==> flow/design.v <==
`timescale 1ns / 1ps
module VS_DTR(
    input CLK,
    input D,
    input RST,
    output reg Q
    );
always@(posedge CLK, posedge RST)
    if (RST)
        Q<=1'b1;
    else
        Q<= D;
endmodule
`timescale 1ns / 1ps
module VS_FREQ_DIV #(
    parameter div=100000
)(
    input CLK,
    input RST,
    output reg CE_1KHz
);
reg [$clog2(div)-1:0] CNT;
always@(posedge CLK, posedge RST)
    if (RST) begin
        CNT <= 0;
        CE_1KHz <= 1'b0;
    end
    else if (CNT == div - 1) begin
        CNT <= 0;
        CE_1KHz <= 1'b1;
    end
    else begin
        CNT <= CNT + 1'b1;
        CE_1KHz <= 1'b0;
    end
endmodule
`timescale 1ns / 1ps
module VS_RG(
    input CLK,
    input D,
    input RST,
    output Q
    );
wire QD1;    
wire QD2; 
VS_DTR DTR_0(
    .CLK(CLK),
    .D(D),
    .RST(RST),
    .Q(QD1)
);
VS_DTR DTR_1(
    .CLK(CLK),
    .D(QD1),
    .RST(RST),
    .Q(QD2)
);
VS_DTR DTR_2(
    .CLK(CLK),
    .D(QD2),
    .RST(RST),
    .Q(Q)
);
endmodule
`timescale 1ns / 1ps
module VS_RX_C(
    input CLK,
    input RST,
    input UART_CE,
    input RXCT_R,
    output RX_CE
    );
reg [3:0] RX_SAMP_CT;
always@(posedge CLK, posedge RST)
    if (RST) RX_SAMP_CT <= 0;
    else if (RXCT_R) RX_SAMP_CT <= 0;
    else if (UART_CE) RX_SAMP_CT <= RX_SAMP_CT + 1'b1;
assign RX_CE = UART_CE & (RX_SAMP_CT == 4'h7);
endmodule
`timescale 1ns / 1ps
module VS_RX_FSM(
    input RXD_RG,
    input CLK,
    input RST,
    output reg RX_DATA_EN,
    output reg [9:0] RX_DATA_T,
    output reg RXCT_R,
    input RX_CE
);
reg [2:0] RX_STATE;
reg [2:0] RX_DATA_CT;
localparam
    IDLE = 3'd0,
    RSTRB = 3'd1,
    RDT = 3'd2,
    RPARB = 3'd3,
    RSTB1 = 3'd4,
    RSTB2 = 3'd5,
    WEND = 3'd6;
always@(posedge CLK, posedge RST)
    if (RST) begin
        RX_DATA_EN <= 1'b0;
        RX_DATA_T <= 10'h000;
        RX_DATA_CT <= {3{1'b0}};
        RXCT_R <= 1'b1;
        RX_STATE <= IDLE;
    end
    else case (RX_STATE)
        IDLE: begin
            if (~RXD_RG) begin
                RX_DATA_EN <= 1'b0;
                RX_DATA_T[9] <= 1'b0;
                RXCT_R <= 1'b0;
                RX_STATE <= RSTRB;
            end
            else RX_DATA_EN <= 1'b0;
        end
        RSTRB: begin
            if (RX_CE) begin
                if(RXD_RG) begin
                    RXCT_R <= 1'b1;
                    RX_STATE <= IDLE;
                end
                else RX_STATE <= RDT;
            end
        end
        RDT: begin
            if (RX_CE) begin
                RX_DATA_T[7:0] <= {RXD_RG, RX_DATA_T[7:1]};
                RX_DATA_CT <= RX_DATA_CT + 1'b1;
                if (RX_DATA_CT == 4'h7) RX_STATE <= RPARB;
            end
        end
        RPARB: begin
            if (RX_CE) begin
                RX_DATA_T[8] <= RXD_RG ^ (^RX_DATA_T[7:0]);
                RX_STATE <= RSTB1;
            end
        end
        RSTB1: begin
            if (RX_CE) begin
                RX_DATA_T[9] <= ~RXD_RG;
                RX_STATE <= RSTB2;
            end
        end
        RSTB2: begin
             if (RX_CE) begin
                if (RXD_RG) begin
                    RX_DATA_EN <= 1'b1;
                    RXCT_R <= 1'b1;
                    RX_STATE <= IDLE;
                end
                else begin
                    RX_DATA_T[9] = 1'b1;
                    RX_STATE <= WEND;
                end
            end
        end
        WEND: begin
            if (RXD_RG) begin
                RX_DATA_EN <= 1'b1;
                RXCT_R <= 1'b1;
                RX_STATE <= IDLE;
            end
        end
        default: RX_STATE <= IDLE;
    endcase
endmodule
`timescale 1ns / 1ps
module VS_SYNC(
    input CLK,
    input RXD,
    input RST,
    output RXD_RG
    );
VS_RG RG(
    .CLK(CLK),
    .D(RXD),
    .RST(RST),
    .Q(RXD_RG)
);
endmodule
`timescale 1ns / 1ps
module VS_TX_C(
    input CLK,
    input RST,
    input UART_CE,
    input TXCT_R,
    output TX_CE
);
reg [3:0] TX_SAMP_CT;
always@(posedge CLK, posedge RST)
    if (RST) TX_SAMP_CT <= 0;
    else if (TXCT_R) TX_SAMP_CT <= 0;
    else if (UART_CE) TX_SAMP_CT <= TX_SAMP_CT + 1'b1;
assign TX_CE = UART_CE & (TX_SAMP_CT == 4'hf);
endmodule
`timescale 1ns / 1ps
module VS_TX_FSM(
    input CLK,
    input RST,
    input UART_CE,
    input TX_CE,
    output reg TXCT_R,
    input TX_RDY_T,
    input [7:0] TX_DATA_R,
    output reg TX_RDY_R,
    output reg TXD
);
reg [2:0] TX_STATE;
reg [7:0] TX_DATA;
reg TX_PAR_BIT_RG;
reg [2:0] TX_DATA_CT;
localparam 
    IDLE = 3'd0,
    WCE = 3'd1,
    TSTRB = 3'd2,
    TDT = 3'd3,
    TPARB = 3'd4,
    TSTB1 = 3'd5,
    TSTB2 = 3'd6;
always@(posedge CLK, posedge RST)
    if (RST) begin
        TX_DATA <= 8'h00;
        TX_PAR_BIT_RG <= 1'b0;
        TX_RDY_R <= 1'b1;
        TX_DATA_CT <= 3'b000;
        TXD <= 1'b1;
        TXCT_R <= 1'b1;
        TX_STATE <= IDLE;
    end
    else case(TX_STATE)
        IDLE: begin
            if(TX_RDY_T) begin
                TX_DATA <= TX_DATA_R;
                TX_PAR_BIT_RG <= (^TX_DATA_R[7:0]);
                TX_RDY_R <= 1'b0;
                if(UART_CE) begin
                    TXD <= 1'b0;
                    TXCT_R <= 1'b0;
                    TX_STATE <= TSTRB;
                end
                else TX_STATE <= WCE;
            end
        end
        WCE: begin
           if(UART_CE) begin
                TXD <= 1'b0;
                TXCT_R <= 1'b0;
                TX_STATE <= TSTRB;
            end
        end
        TSTRB: begin
            if(TX_CE) begin
                TXD <= TX_DATA[0];
                TX_DATA <= {1'b0, TX_DATA[7:1]};
                TX_STATE <= TDT;
            end
        end
        TDT: begin
            if (TX_CE) begin
                TX_DATA <= {1'b0, TX_DATA[7:1]};
                TX_DATA_CT <= TX_DATA_CT + 1'b1;
                if(TX_DATA_CT == 4'h7) begin
                    TXD <= TX_PAR_BIT_RG;
                    TX_STATE <= TPARB;
                end
                else TXD <= TX_DATA[0];
            end 
        end
        TPARB: begin
            if (TX_CE) begin
                TXD <= 1'b1;
                TX_STATE <= TSTB1;
            end
        end
        TSTB1: begin
            if(TX_CE) begin
                TXD <= 1'b1;
                TX_STATE <= TSTB2;
            end
        end
        TSTB2: begin
            if(TX_CE) begin
                TX_RDY_R <= 1'b1;
                TXCT_R <= 1'b1;
                TX_STATE <= IDLE;
            end
        end
        default: TX_STATE <= IDLE;
    endcase
endmodule
`timescale 1ns / 1ps
module VS_UART(
    input CLK,
    input RST,
    input RXD,
    output TXD,
    output RX_DATA_EN,
    output [9:0]RX_DATA_T,
    input TX_RDY_T,
    input [7:0] TX_DATA_R,
    output TX_RDY_R
    );
wire RXD_RG;
wire UART_CE;
wire RXCT_R;
wire RX_CE;
wire TXCT_R;
wire TX_CE;
VS_SYNC SYNC(
    .CLK(CLK),
    .RST(RST),
    .RXD(RXD),
    .RXD_RG(RXD_RG)
);
VS_FREQ_DIV #(.div(868)) FREQ_DIV(   
    .CLK(CLK),
    .RST(RST),
    .CE_1KHz(UART_CE)
);
VS_RX_FSM RX_FSM(
    .RXD_RG(RXD_RG),
    .CLK(CLK),
    .RST(RST),
    .RX_DATA_EN(RX_DATA_EN),
    .RX_DATA_T(RX_DATA_T),
    .RXCT_R(RXCT_R),
    .RX_CE(RX_CE)
);
VS_TX_FSM TX_FSM(
    .CLK(CLK),
    .RST(RST),
    .TXD(TXD),
    .UART_CE(UART_CE),
    .TX_CE(TX_CE),
    .TXCT_R(TXCT_R),
    .TX_RDY_T(TX_RDY_T),
    .TX_DATA_R(TX_DATA_R),
    .TX_RDY_R(TX_RDY_R)
);
VS_RX_C RX_C(
    .CLK(CLK),
    .RST(RST),
    .UART_CE(UART_CE),
    .RXCT_R(RXCT_R),
    .RX_CE(RX_CE)
);
VS_TX_C TX_C(
    .CLK(CLK),
    .RST(RST),
    .UART_CE(UART_CE),
    .TX_CE(TX_CE),
    .TXCT_R(TXCT_R)
);
endmodule
* Tool chain data of VS_UART
What the tools print for VS_UART, step after step. Line numbers count from 1 in the design file above. Operators: Yosys type, input widths -> output width; for muxes data width and select width s. Cell names lack the library's common part. Not given: n/a
Set-up: design top VS_UART, clock CLK, standard-cell library sky130hd, corner tt_025C_1v80

* After elaboration
Yosys after proc, flatten, opt, wreduce and memory -nomap, before mapping. Memory bits, and registers merged into a memory's read port (data or address), are not among the register bits. Print and check cells are not counted. Equal cells are merged and count once.
Word-level totals: bits in registers 58
Cells by class: add/subtract/negate cells 5, equality and inequality tests 37, muxes and demuxes 53, reductions and logical operators 29, bitwise operators 4
Operator list (number):
- $mux 3 | 17
- $pmux 3 s7 | 2
- $ne 2x1->1 const B | 15
- $eq 3x3->1 const B | 8
- $mux 1 | 18
- $reduce_and 8->1 | 2
- $reduce_xor 8->1 | 2
- $pmux 8 s2 | 1
- $mux 8 | 2
- $mux 4 | 4
- $eq 3x2->1 const B | 4
- $reduce_and 3->1 | 4
- $reduce_bool 3->1 | 4
- $pmux 1 s3 | 4
- $add 10x1->10 const B | 1
- $eq 10x10->1 const B | 1
- $ne 2x2->1 const B | 5
- $reduce_and 2->1 | 5
- $reduce_and 5->1 | 2
- $mux 10 | 1
- $add 4x1->4 const B | 2
- $reduce_bool 2->1 | 3
- $reduce_or 2->1 | 3
- $add 3x1->3 const B | 2
- $eq 3x1->1 const B | 2
- $logic_not 3->1 | 2
- $reduce_bool 6->1 | 1
- $pmux 1 s5 | 1
Other operator kinds: 8; their cells: 10.

* Depth
Yosys ltp: most cells in a row. Word level: on the elaborated netlist, between registers, memories and ports. Mapped: between sequential cells and ports; inverters and the memories' decode and read muxes count.
Logic depth: depth after elaboration 4, ABC_AREA 0, gate-level depth with buffers 7

* Netlist
Yosys stat after the flow's synthesis: flattened, memories mapped to cells. It holds for the ABC_AREA given above (unset counts as 0); a run with the other value may have another netlist.
Synthesis totals: flip-flop cells 66, buffers 8, mapped cells 270, chip area (Yosys) 3025.4 µm²
Cell types (number):
- dfrtp_1 | 57
- dfstp_2 | 9
- xnor2_1 | 22
- mux2_2 | 14
- nand2_1 | 36
- nor2_1 | 32
- mux2i_1 | 9
- ha_1 | 7
- a21oi_1 | 14
- a22o_1 | 5
- xor2_1 | 5
- nor2b_1 | 5
- nand4_1 | 4
- o21ai_0 | 5
- buf_6 | 2
- xnor3_1 | 1
- a211oi_4 | 1
- nand3_1 | 4
Other cell types: 26; their cells: 38. The figures by module come from a second, unflattened synthesis with its own total; it is not the netlist above.
Second synthesis, totals: cells (unflattened synthesis) 277, area (unflattened synthesis) 3129.3 µm²
Rows give one instance, submodules left out.
Modules:
- VS_TX_FSM | cells 103, instances 1, area 1079.8 µm², seq. area 555.5 µm²
- VS_RX_FSM | cells 83, instances 1, area 979.7 µm², seq. area 553.0 µm²
- VS_FREQ_DIV #(div=868) | cells 47, instances 1, area 514.2 µm², seq. area 275.3 µm²
- VS_RX_C | cells 19, instances 1, area 232.7 µm², seq. area 100.1 µm²
- VS_TX_C | cells 19, instances 1, area 232.7 µm², seq. area 100.1 µm²
- VS_DTR | cells 2, instances 3, area 30.0 µm², seq. area 26.3 µm²
- VS_RG | cells 0, instances 1, area 0.0 µm², seq. area 0.0 µm²
- VS_SYNC | cells 0, instances 1, area 0.0 µm², seq. area 0.0 µm²
- VS_UART | cells 0, instances 1, area 0.0 µm², seq. area 0.0 µm²

* Timing after synthesis
Path of least setup slack by OpenSTA after synthesis, without wires, with an ideal clock, recovery checks aside; 20% of the period is set as input and as output delay. Where synthesis merged equal registers, the netlist keeps one of their names.
Path post-synthesis: path type register to register, start reg SYNC.RG.DTR_2.Q, end reg RX_FSM.RX_DATA_T[8], driving pins on the path 6, launch time at the first pin 0 ps, path slack 129 ps, arrival time 1546 ps, clock period 1800 ps, path delay 1671 ps, data required time 1675 ps, period reached after synthesis 1671 ps
"path delay" is the arrival time less input delay plus setup time. "driving pins on the path": output pins that drive a net of the path, with the launching flip-flop's if there is one; two outputs of one cell count as two. "period reached after synthesis" = period - worst setup slack (recovery checks aside). The figure is calculated, with input and output delays left at 20% of the set period. The rows between start and end are the longest chain of elaborated cells between them; the timing report does not say that the signal goes this way. Where chains are equally long, one stands for them. A line is the first line of the expression or statement that the cell stems from. Yosys adds cells for indexed reads and writes and turns some case tables into memories.
Between the ends, post-synthesis: path through dfstp_2 > buf_2 > xnor2_1 > xnor3_1 > xnor2_1 > mux2_2, cells in the longest elaborated chain 1, elaborated cells on any way between the ends 1, source lines of those cells 1, those cells by class logic: 1
Ends and longest elaborated chain, post-synthesis:
- start, declared | RTL line 6 | output reg Q
- start, assigned | RTL line 10 | Q<=1'b1;
- start, assigned | RTL line 12 | Q<= D;
- $xor 1x1->1 | RTL line 136 | RX_DATA_T[8] <= RXD_RG ^ (^RX_DATA_T[7:0]);
- end, assigned | RTL line 103 | RX_DATA_T <= 10'h000;
- end, assigned | RTL line 136
- end, declared | RTL line 86 | output reg [9:0] RX_DATA_T,

* Timing after layout
From the final timing report of stored run 1: the path of least setup slack in the routed layout; clock arrival at registers is part of the times. The path's times are printed in steps of 10 ps; the period is the one set.
Path post-layout: path type register to register, start reg RX_C.RX_SAMP_CT[0], end reg RX_FSM.RX_DATA_T[7], driving pins on the path 7, data required time 1970 ps, arrival time 1760 ps, clock period 1750 ps, launch time at the first pin 330 ps, path slack 210 ps
The rows between start and end are the longest chain of elaborated cells between them; the timing report does not say that the signal goes this way. Where chains are equally long, one stands for them. At most two assigning lines are given for a register; there are more.
Between the ends, post-layout: path through dfrtp_1 > ha_4 > nand2_4 > nor3b_4 > buf_6 > nand2_8 > mux2_4, cells in the longest elaborated chain 3, elaborated cells on any way between the ends 3, source lines of those cells 1, those cells by class eq/ne: 1; logic: 1; reduce/logical: 1
Ends and longest elaborated chain, post-layout:
- start, declared | RTL line 73 | reg [3:0] RX_SAMP_CT;
- start, assigned | RTL line 75 | if (RST) RX_SAMP_CT <= 0;
- start, assigned | RTL line 77 | else if (UART_CE) RX_SAMP_CT <= RX_SAMP_CT + 1'b1;
- $eq 4x3->1 | RTL line 78 | assign RX_CE = UART_CE & (RX_SAMP_CT == 4'h7);
- $and 1x1->1 | RTL line 78
- $reduce_and 2->1
- end, assigned | RTL line 103 | RX_DATA_T <= 10'h000;
- end, assigned | RTL line 129 | RX_DATA_T[7:0] <= {RXD_RG, RX_DATA_T[7:1]};
- end, declared | RTL line 86 | output reg [9:0] RX_DATA_T,

FLOW RESULTS
============

Design VS_UART on sky130hd. What follows are 2 stored runs of the flow, each under its own settings; their order means nothing. The constraints put input and output delay at 20% of the set period each and load the outputs with 0.01 pF.
"period achieved": clock period set for the run, less the worst setup slack. It is reckoned from that one timing run; input and output delays stay at 20% of the period that was set.
"allowed time less slack (worst setup path)" is the time allowed to the run's worst setup path (the clock period less input and output delay, where it has them) less its slack. Clock arrival times count: a late capture clock shortens it, a late launch clock lengthens it.
"total power after layout" rests on the timing tool's default activity at the inputs, not on a simulated workload.
"allowed time less slack (worst setup path)" is given in steps of 10 ps.

[stored run 1] flow files
==> flow/run.sh <==
#!/bin/bash
# the make line also repeats the synthesis and layout settings of config.mk as NAME=value (left out here)
make -C /OpenROAD-flow-scripts/flow DESIGN_CONFIG=/design/flow/config.mk WORK_HOME=/design/flow/orfs CLKGATE_MAP_FILE= finish
==> flow/config.mk <==
export PLATFORM = sky130hd
export DESIGN_NAME = VS_UART
export DESIGN_NICKNAME = VS_UART
export VERILOG_FILES = /design/flow/design.v
export SDC_FILE = /design/flow/constraint.sdc
export NUM_CORES = 4
export LEC_CHECK = 0
export CAP_MARGIN = 20
export CELL_PAD_IN_SITES_DETAIL_PLACEMENT = 0
export CORE_MARGIN = 2
export CORE_UTILIZATION = 60
export CTS_CLUSTER_SIZE = 29
export MIN_ROUTING_LAYER = met1
export PLACE_DENSITY = 0.45
export SETUP_SLACK_MARGIN = 0.4
export SLEW_MARGIN = 35
export TNS_END_PERCENT = 65
==> flow/constraint.sdc <==
create_clock -name core_clock -period 1.75 [get_ports {CLK}]
set_input_delay 0.3500 -clock core_clock [delete_from_list [all_inputs] [get_ports {CLK}]]
set_output_delay 0.3500 -clock core_clock [all_outputs]
set_load 0.01 [all_outputs]

[stored run 1] result: worst setup slack after layout 213 ps; total power after layout 0.003057 W; post-route utilization 85.1%; die outline area 5626.5 µm²; allowed time less slack (worst setup path) 1540 ps; critical path kind register to register; post-route setup TNS 0 ps; standard-cell area of the final layout 4073.9 µm²; chip area in the Yosys report 3025.4 µm²; smallest hold slack 355 ps; period achieved 1537 ps

[stored run 2] flow files
==> flow/run.sh <==
#!/bin/bash
# the make line also repeats the synthesis and layout settings of config.mk as NAME=value (left out here)
make -C /OpenROAD-flow-scripts/flow DESIGN_CONFIG=/design/flow/config.mk WORK_HOME=/design/flow/orfs CLKGATE_MAP_FILE= finish
==> flow/config.mk <==
export PLATFORM = sky130hd
export DESIGN_NAME = VS_UART
export DESIGN_NICKNAME = VS_UART
export VERILOG_FILES = /design/flow/design.v
export SDC_FILE = /design/flow/constraint.sdc
export NUM_CORES = 4
export LEC_CHECK = 0
export CAP_MARGIN = 20
export CELL_PAD_IN_SITES_DETAIL_PLACEMENT = 0
export CELL_PAD_IN_SITES_GLOBAL_PLACEMENT = 3
export CORE_ASPECT_RATIO = 0.82
export CORE_MARGIN = 6
export CORE_UTILIZATION = 23
export CTS_CLUSTER_SIZE = 60
export GPL_ROUTABILITY_DRIVEN = 0
export GPL_TIMING_DRIVEN = 1
export HOLD_SLACK_MARGIN = 0.09
export MAX_ROUTING_LAYER = met4
export MIN_ROUTING_LAYER = met1
export PLACE_DENSITY_LB_ADDON = 0.15
export SLEW_MARGIN = 20
==> flow/constraint.sdc <==
create_clock -name core_clock -period 2.93 [get_ports {CLK}]
set_input_delay 0.5860 -clock core_clock [delete_from_list [all_inputs] [get_ports {CLK}]]
set_output_delay 0.5860 -clock core_clock [all_outputs]
set_load 0.01 [all_outputs]

[stored run 2] result: worst setup slack after layout 866 ps; total power after layout 0.002098 W; post-route utilization 29.7%; die outline area 16063.9 µm²; allowed time less slack (worst setup path) 2060 ps; critical path kind register to register; post-route setup TNS 0 ps; standard-cell area of the final layout 3762.4 µm²; chip area in the Yosys report 3025.4 µm²; smallest hold slack 354 ps; period achieved 2064 ps
