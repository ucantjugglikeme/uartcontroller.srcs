==> flow/design.v <==
`timescale 1ns / 1ps
module VS_FSM(
    input CLK,
    input RST,
    input RX_DATA_EN,
    input [9:0] RX_DATA_R,
    output reg TX_RDY_T,
    output reg [7:0] TX_DATA_T,
    input TX_RDY_R,
    output [7:0]ASCII_DATA,
    input HEX_FLAG,
    input [3:0]DC_HEX_DATA,
    output reg [3:0]HEX_DATA,
    input [7:0]DC_ASCII_DATA,
    output reg [6:0]ADDR,
    input [7:0]DATA
    );
reg [3:0] STATE;
reg [83:0] RES_REG;
reg [4:0] RES_CT;
reg [27:0] DATA_REG;
reg [2:0] DATA_CT;
reg [6:0] END_ADDR;
reg RES_FLG;
wire [6:0] RES_A0;
wire [6:0] RES_A1;
reg [6:0] ERR_A0_MX;
reg [6:0] ERR_A1_MX;
assign ASCII_DATA[7:0] = RX_DATA_R[7:0];
assign RES_A0 = 6'd0;
assign RES_A1 = 6'd7;
always@(*)
    case (RES_CT)
        0: HEX_DATA = RES_REG[83:80];
        1: HEX_DATA = RES_REG[79:76];
        2: HEX_DATA = RES_REG[75:72];
        3: HEX_DATA = RES_REG[71:68];
        4: HEX_DATA = RES_REG[67:64];
        5: HEX_DATA = RES_REG[63:60];
        6: HEX_DATA = RES_REG[59:56];
        7: HEX_DATA = RES_REG[55:52];
        8: HEX_DATA = RES_REG[51:48];
        9: HEX_DATA = RES_REG[47:44];
        10: HEX_DATA = RES_REG[43:40];
        11: HEX_DATA = RES_REG[39:36];
        12: HEX_DATA = RES_REG[35:32];
        13: HEX_DATA = RES_REG[31:28];
        14: HEX_DATA = RES_REG[27:24];
        15: HEX_DATA = RES_REG[23:20];
        16: HEX_DATA = RES_REG[19:16];
        17: HEX_DATA = RES_REG[15:12];
        18: HEX_DATA = RES_REG[11:8];
        19: HEX_DATA = RES_REG[7:4];
        20: HEX_DATA = RES_REG[3:0];
        default: HEX_DATA = 0;
    endcase
always@(*)
    case(RX_DATA_R[9:8])
        2'b00: begin 
            ERR_A0_MX = 7'd8;
            ERR_A1_MX = 7'd25;
        end
        2'b01: begin    
            ERR_A0_MX = 7'd26;
            ERR_A1_MX = 7'd43;
        end
        2'b10: begin 
            ERR_A0_MX = 7'd44;
            ERR_A1_MX = 7'd66;
        end
        2'b11: begin 
            ERR_A0_MX = 7'd67;
            ERR_A1_MX = 7'd74;
        end
    endcase
localparam
    IDLE = 4'd0,
    RDT = 4'd1,
    RCR = 4'd2,
    RLF = 4'd3,
    TRES = 4'd4,
    TMEM = 4'd5,
    TDT = 4'd6,
    TCR = 4'd7,
    TLF = 4'd8;
always@ (posedge CLK, posedge RST)
    if (RST) begin
        TX_DATA_T <= 8'h00;
        TX_RDY_T <= 1'b0;
        DATA_CT <= {3{1'b0}};
        RES_CT <= {5{1'b0}};
        RES_REG <= {84{1'b1}};  
        DATA_REG <= {28{1'b0}};
        ADDR <= {7{1'b0}};
        END_ADDR <= {7{1'b0}};
        RES_FLG <= 1'b0;
        STATE <= IDLE;
    end
    else case(STATE)
        IDLE: begin
            if (RX_DATA_EN) begin
                if (RX_DATA_R[9] | RX_DATA_R[8] | ~HEX_FLAG) begin
                    ADDR <= ERR_A0_MX;
                    END_ADDR <= ERR_A1_MX;
                    STATE <= TRES;
                end
                else if (HEX_FLAG) begin
                    ADDR <= RES_A0;
                    END_ADDR <= RES_A1;
                    DATA_REG <= {DATA_REG[23:0], DC_HEX_DATA};
                    DATA_CT <= DATA_CT + 1'b1;
                    STATE <= RDT;
                end
            end
        end
        RDT: begin
            if (RX_DATA_EN) begin
                if (RX_DATA_R[9] | RX_DATA_R[8] | ~HEX_FLAG) begin
                    ADDR <= ERR_A0_MX;
                    END_ADDR <= ERR_A1_MX;
                    STATE <= TRES;
                end
                else if (HEX_FLAG) begin
                    DATA_REG <= {DATA_REG[23:0], DC_HEX_DATA};
                    DATA_CT <= DATA_CT +'b1;
                    if (DATA_CT == 6) begin  
                        DATA_CT <= {3{1'b0}};
                        STATE <= RCR;
                    end
                end
            end
        end
        RCR: begin
            if (RX_DATA_EN) begin
                if (RX_DATA_R[9] | RX_DATA_R[8] | RX_DATA_R[7:0] != 8'h0D) begin
                    ADDR <= ERR_A0_MX;
                    END_ADDR <= ERR_A1_MX;
                    STATE <= TRES;
                end
                else if (RX_DATA_R[7:0] == 8'h0D) STATE <= RLF;
            end
        end
        RLF: begin
            if (RX_DATA_EN) begin
                if (RX_DATA_R[9] | RX_DATA_R[8] | RX_DATA_R[7:0] != 8'h0A) begin
                    ADDR <= ERR_A0_MX;
                    END_ADDR <= ERR_A1_MX;
                    STATE <= TRES;
                end
                else if (RX_DATA_R[7:0] == 8'h0A) begin
                    RES_REG <= RES_REG - DATA_REG;
                    RES_FLG <= 1'b1;
                    STATE <= TRES;
                end
            end
        end
        TRES: begin
            TX_DATA_T <= DATA;
            TX_RDY_T <= 1'b1;
            ADDR <= ADDR + 1'b1;
            STATE <= TMEM;
        end
        TMEM: begin
            if (TX_RDY_R) begin
                if (ADDR == END_ADDR + 1) begin
                    if (RES_FLG) begin
                        RES_FLG <= 1'b0;
                        TX_DATA_T <= DC_ASCII_DATA;
                        RES_CT <= RES_CT + 1'b1;
                        STATE <= TDT;
                    end
                    else begin
                        TX_DATA_T <= 8'h0D;
                        STATE <= TCR;
                    end
                end
                else begin
                    TX_DATA_T <= DATA;
                    ADDR <= ADDR + 1'b1;
                end
            end
        end
        TDT: begin
            if (TX_RDY_R) begin
                if (RES_CT == 21) begin  
                    TX_DATA_T <= 8'h0D;
                    RES_CT <= {5{1'b0}};
                    STATE <= TCR;
                end
                else begin
                    TX_DATA_T <= DC_ASCII_DATA;
                    RES_CT <= RES_CT + 1'b1;
                end
            end
        end
        TCR: begin
            if (TX_RDY_R) begin
                TX_DATA_T <= 8'h0A;
                STATE <= TLF;
            end
        end
        TLF: begin
            if (TX_RDY_R) begin
                TX_RDY_T <= 1'b0;
                STATE <= IDLE;
            end
        end
        default: STATE <= IDLE;
    endcase
endmodule
======== Tool chain data of VS_FSM ========
The steps from the RTL of VS_FSM to its reports follow in flow order.
Line numbers count from 1 in the design file above.
Operators carry their Yosys type and port widths (W data, S select, Z words).
Library cell names are shortened.
The mark - stands for no value.
set-up
  top ..................................... VS_FSM
  clock port .............................. CLK
  library ................................. sky130hd
  library corner .......................... tt_025C_1v80

======== After elaboration ========
Source: Yosys, flattened and elaborated, memories not mapped. Widths are those after wreduce. Registers that Yosys merges into a memory's read port (data or address) are not register bits. Print and check cells do not count.
word-level totals
  output and inout port bits .............. 28
  input bits .............................. 35
  elaborated cells ........................ 189
  register bits ........................... 148
operators by class
  $add $sub $neg .......................... 6
  reduce/logical cells .................... 21
  muxes and demuxes ....................... 79
  bitwise operators ....................... 6
  equality and inequality tests ........... 67
operators by type and width
  kind                  count
  $mux W7               20
  $mux W28              4
  $sub A84 B28 Y84      1
  $pmux W4 S21          1
  $pmux W7 S4           3
  $mux W4               19
  $mux W8               6
  $ne A2 B2 Y1 const B  22
  $pmux W7 S6           1
  $eq A5 B4 Y1 const B  8
  $pmux W4 S9           1
  $pmux W8 S4           1
  $eq A5 B5 Y1 const B  6
  $mux W5               5
  $mux W3               7
  $eq A5 B3 Y1 const B  4
  $eq A4 B3 Y1 const B  4
  $eq A8 B4 Y1 const B  2
  $ne A8 B4 Y1 const B  2
  $reduce_and A15 Y1    1
  $ne A3 B3 Y1 const B  5
  $reduce_and A4 Y1     3
  $reduce_and A11 Y1    1
  $eq A5 B2 Y1 const B  2
  $pmux W5 S2           1
  $reduce_and A9 Y1     1
  $reduce_bool A2 Y1    4
  $eq A4 B2 Y1 const B  2
Other operator kinds: 27; their cells: 42.

======== Logic depth ========
Longest topological path by Yosys (ltp), each cell counted once; first at word level (registers and memories cut), then after technology mapping (sequential cells cut; the memories' decode and read muxes count).
logic depth
  depth in word-level cells ............... 6
  ABC_AREA ................................ 1
  mapped depth ............................ 17
  mapped depth without buffers ............ 17

======== After synthesis ========
Yosys stat after the flow's synthesis: flattened, memories mapped to cells. It holds for the ABC_AREA given above (unset counts as 0); a run with the other value may have another netlist.
Totals and module areas in this step are rounded.
cell types
  cell type  count  total area (um^2)
  dfstp_2    85     2.23E+03
  nand2_1    549    2.06E+03
  dfrtp_1    70     1751.68
  inv_1      276    1.04E+03
  nor2_1     236    885.85
  nand3_1    106    530.509
  o21ai_0    105    525.504
  ha_1       37     462.944
  xor2_1     38     332.819
  nand4_1    50     312.8
  a21oi_1    47     235.226
  o22ai_1    23     143.888
  xnor2_1    12     105.101
  nor3_1     20     100.096
  nor4_1     13     81.328
  buf_4      9      67.565
  o21ai_2    7      61.309
  nor2_8     3      60.058
Not listed: further types 36, cells in them 103.
mapped netlist
  flip-flops .............................. 155
  mapped area ............................. 0.0117 mm^2
  buffers ................................. 30
  area of sequential cells ................ 0.00399 mm^2
  standard cells after synthesis .......... 1789

======== Worst setup path after synthesis ========
OpenSTA on the mapped netlist: ideal clock, no wires. The path of least setup slack (recovery checks aside). Input and output delay are each 20% of the period. Register names are those of the netlist, which keeps one name where synthesis merged equal registers.
path after synthesis
  path kind ............................... register to output
  from .................................... register RES_CT[0]
  to ...................................... output port HEX_DATA[1]
  path buffers ............................ 0
  data required time ...................... 3568 ps
  launch time at the first pin ............ 0 ps
  delay of the path ....................... 1596 ps
  arrival ................................. 1596 ps
  external output delay ................... 892 ps
  path slack .............................. 1972 ps
  driving pins on the path ................ 11
  clock period ............................ 4460 ps
  period reached after synthesis .......... 2488 ps
"delay of the path" = arrival - input delay + setup time.
A path that ends at an output port has no setup time.
"driving pins on the path": output pins that drive a net of the path, with the launching flip-flop's if there is one; two outputs of one cell count as two.
"period reached after synthesis" is the clock period less the worst setup slack; recovery checks do not enter. This is arithmetic on one report: input and output delays are still those of the set period (20% each).
Between the ends stands the longest chain of elaborated cells between them, by number of cells; it is not shown to be the way that was timed. Of several equally long chains one is given.
Each line given opens the expression or statement behind the cell; cells for indexed reads and writes are added by Yosys, which also makes memories of some case tables.
A register here has more assigning lines than the two given.
on the way, after synthesis
  cells stage by stage .................... dfrtp_1 ha_1 inv_1 nor2_1 ha_1 nand2_1 o21ai_0 a211oi_1 nand3_1 nor4_1 nand2_1
  length of the longest elaborated chain .. 2
  elaborated cells between the ends (all ways) .. 22
  source lines of those cells ............. 1
  classes of those cells .................. 20 x eq/ne; 1 x mux; 1 x reduce/logical
ends and longest elaborated chain, after synthesis
  what           RTL line  RTL
  from (decl)    20        reg [4:0] RES_CT;
  from (assign)  169       RES_CT <= RES_CT + 1'b1;
  from (assign)  192       RES_CT <= RES_CT + 1'b1;
  $eq A5 B5 Y1   33        case (RES_CT)
  $pmux W4 S21   33
  to (decl)      13        output reg [3:0]HEX_DATA,

======== Timing after layout ========
Path of least setup slack in the final report of run B (OpenROAD, finished layout, wires in). Where an end is a register, its clock arrival counts in the times.
The path's times are printed in steps of 10 ps; the period is the one set.
path post-layout
  path kind ............................... register to output
  from .................................... register RES_CT[0]
  to ...................................... output port HEX_DATA[1]
  path slack .............................. 730 ps
  clock period ............................ 5080 ps
  launch time at the first pin ............ 420 ps
  arrival ................................. 3330 ps
  data required time ...................... 4060 ps
  driving pins on the path ................ 12
  external output delay ................... 1020 ps
  path buffers ............................ 1
Between the ends stands the longest chain of elaborated cells between them, by number of cells; it is not shown to be the way that was timed. Of several equally long chains one is given.
A register here has more assigning lines than the two given.
on the way, post-layout
  cells stage by stage .................... dfrtp_1 ha_1 inv_1 nor2_1 ha_1 nand2_1 o21ai_0 a211oi_1 nand3_1 nor4_1 nand2_1 clkdlybuf4s50_1
  length of the longest elaborated chain .. 2
  elaborated cells between the ends (all ways) .. 22
  source lines of those cells ............. 1
  classes of those cells .................. 20 x eq/ne; 1 x mux; 1 x reduce/logical
ends and longest elaborated chain, post-layout
  what           RTL line  RTL
  from (decl)    20        reg [4:0] RES_CT;
  from (assign)  169       RES_CT <= RES_CT + 1'b1;
  from (assign)  192       RES_CT <= RES_CT + 1'b1;
  $eq A5 B5 Y1   33        case (RES_CT)
  $pmux W4 S21   33
  to (decl)      13        output reg [3:0]HEX_DATA,

Memo
Re: implementation data of VS_FSM

Stored flow runs of VS_FSM (2 of them; Yosys, OpenROAD, sky130hd). They differ in their settings and are not a sequence. Constraints: input delay and output delay 20% of the set period each, output load 0.01 pF.
"clock period reached" = clock period - worst setup slack. The figure is calculated, with input and output delays left at 20% of the set period.
"time on the worst setup path" means the part of the period allowed to the worst setup path (the constraints hold back 20% at inputs and 20% at outputs) less its slack; where the path has registers, the arrival times of their clocks count too.
"total power of the final layout" is the tool's figure for a default switching activity; nothing was simulated.
"time on the worst setup path" is known to 10 ps.
The results are shown rounded.

---- run A ----
settings
  period_ns = 2.42
  CORE_UTILIZATION = 64
  PLACE_DENSITY_LB_ADDON = 0.02
  SLEW_MARGIN = 35
  CAP_MARGIN = 20
  CORE_MARGIN = 2
results
  no results, routing failed with DPL-0038

---- run B ----
settings
  period_ns = 5.08
  CORE_UTILIZATION = 45
  PLACE_DENSITY_LB_ADDON = 0.04
  ABC_AREA = 1
  GPL_TIMING_DRIVEN = 0
  GPL_ROUTABILITY_DRIVEN = 0
  CTS_CLUSTER_SIZE = 23
  CTS_CLUSTER_DIAMETER = 384
  SLEW_MARGIN = 30
  MAX_ROUTING_LAYER = met4
  CAP_MARGIN = 20
  CORE_MARGIN = 2
results
  mapped cell area after synthesis ........ 0.0117 mm^2
  overall die area ........................ 0.0273 mm^2
  standard-cell area after layout ......... 0.0134 mm^2
  post-layout utilization ................. 51.8%
  setup slack of the worst path ........... 730 ps
  total negative slack on setup checks .... 0 ps
  post-route worst hold slack ............. 450 ps
  total power of the final layout ......... 0.00398 W
  clock period reached .................... 4350 ps
  time on the worst setup path ............ 3330 ps
  worst path kind ......................... register to output
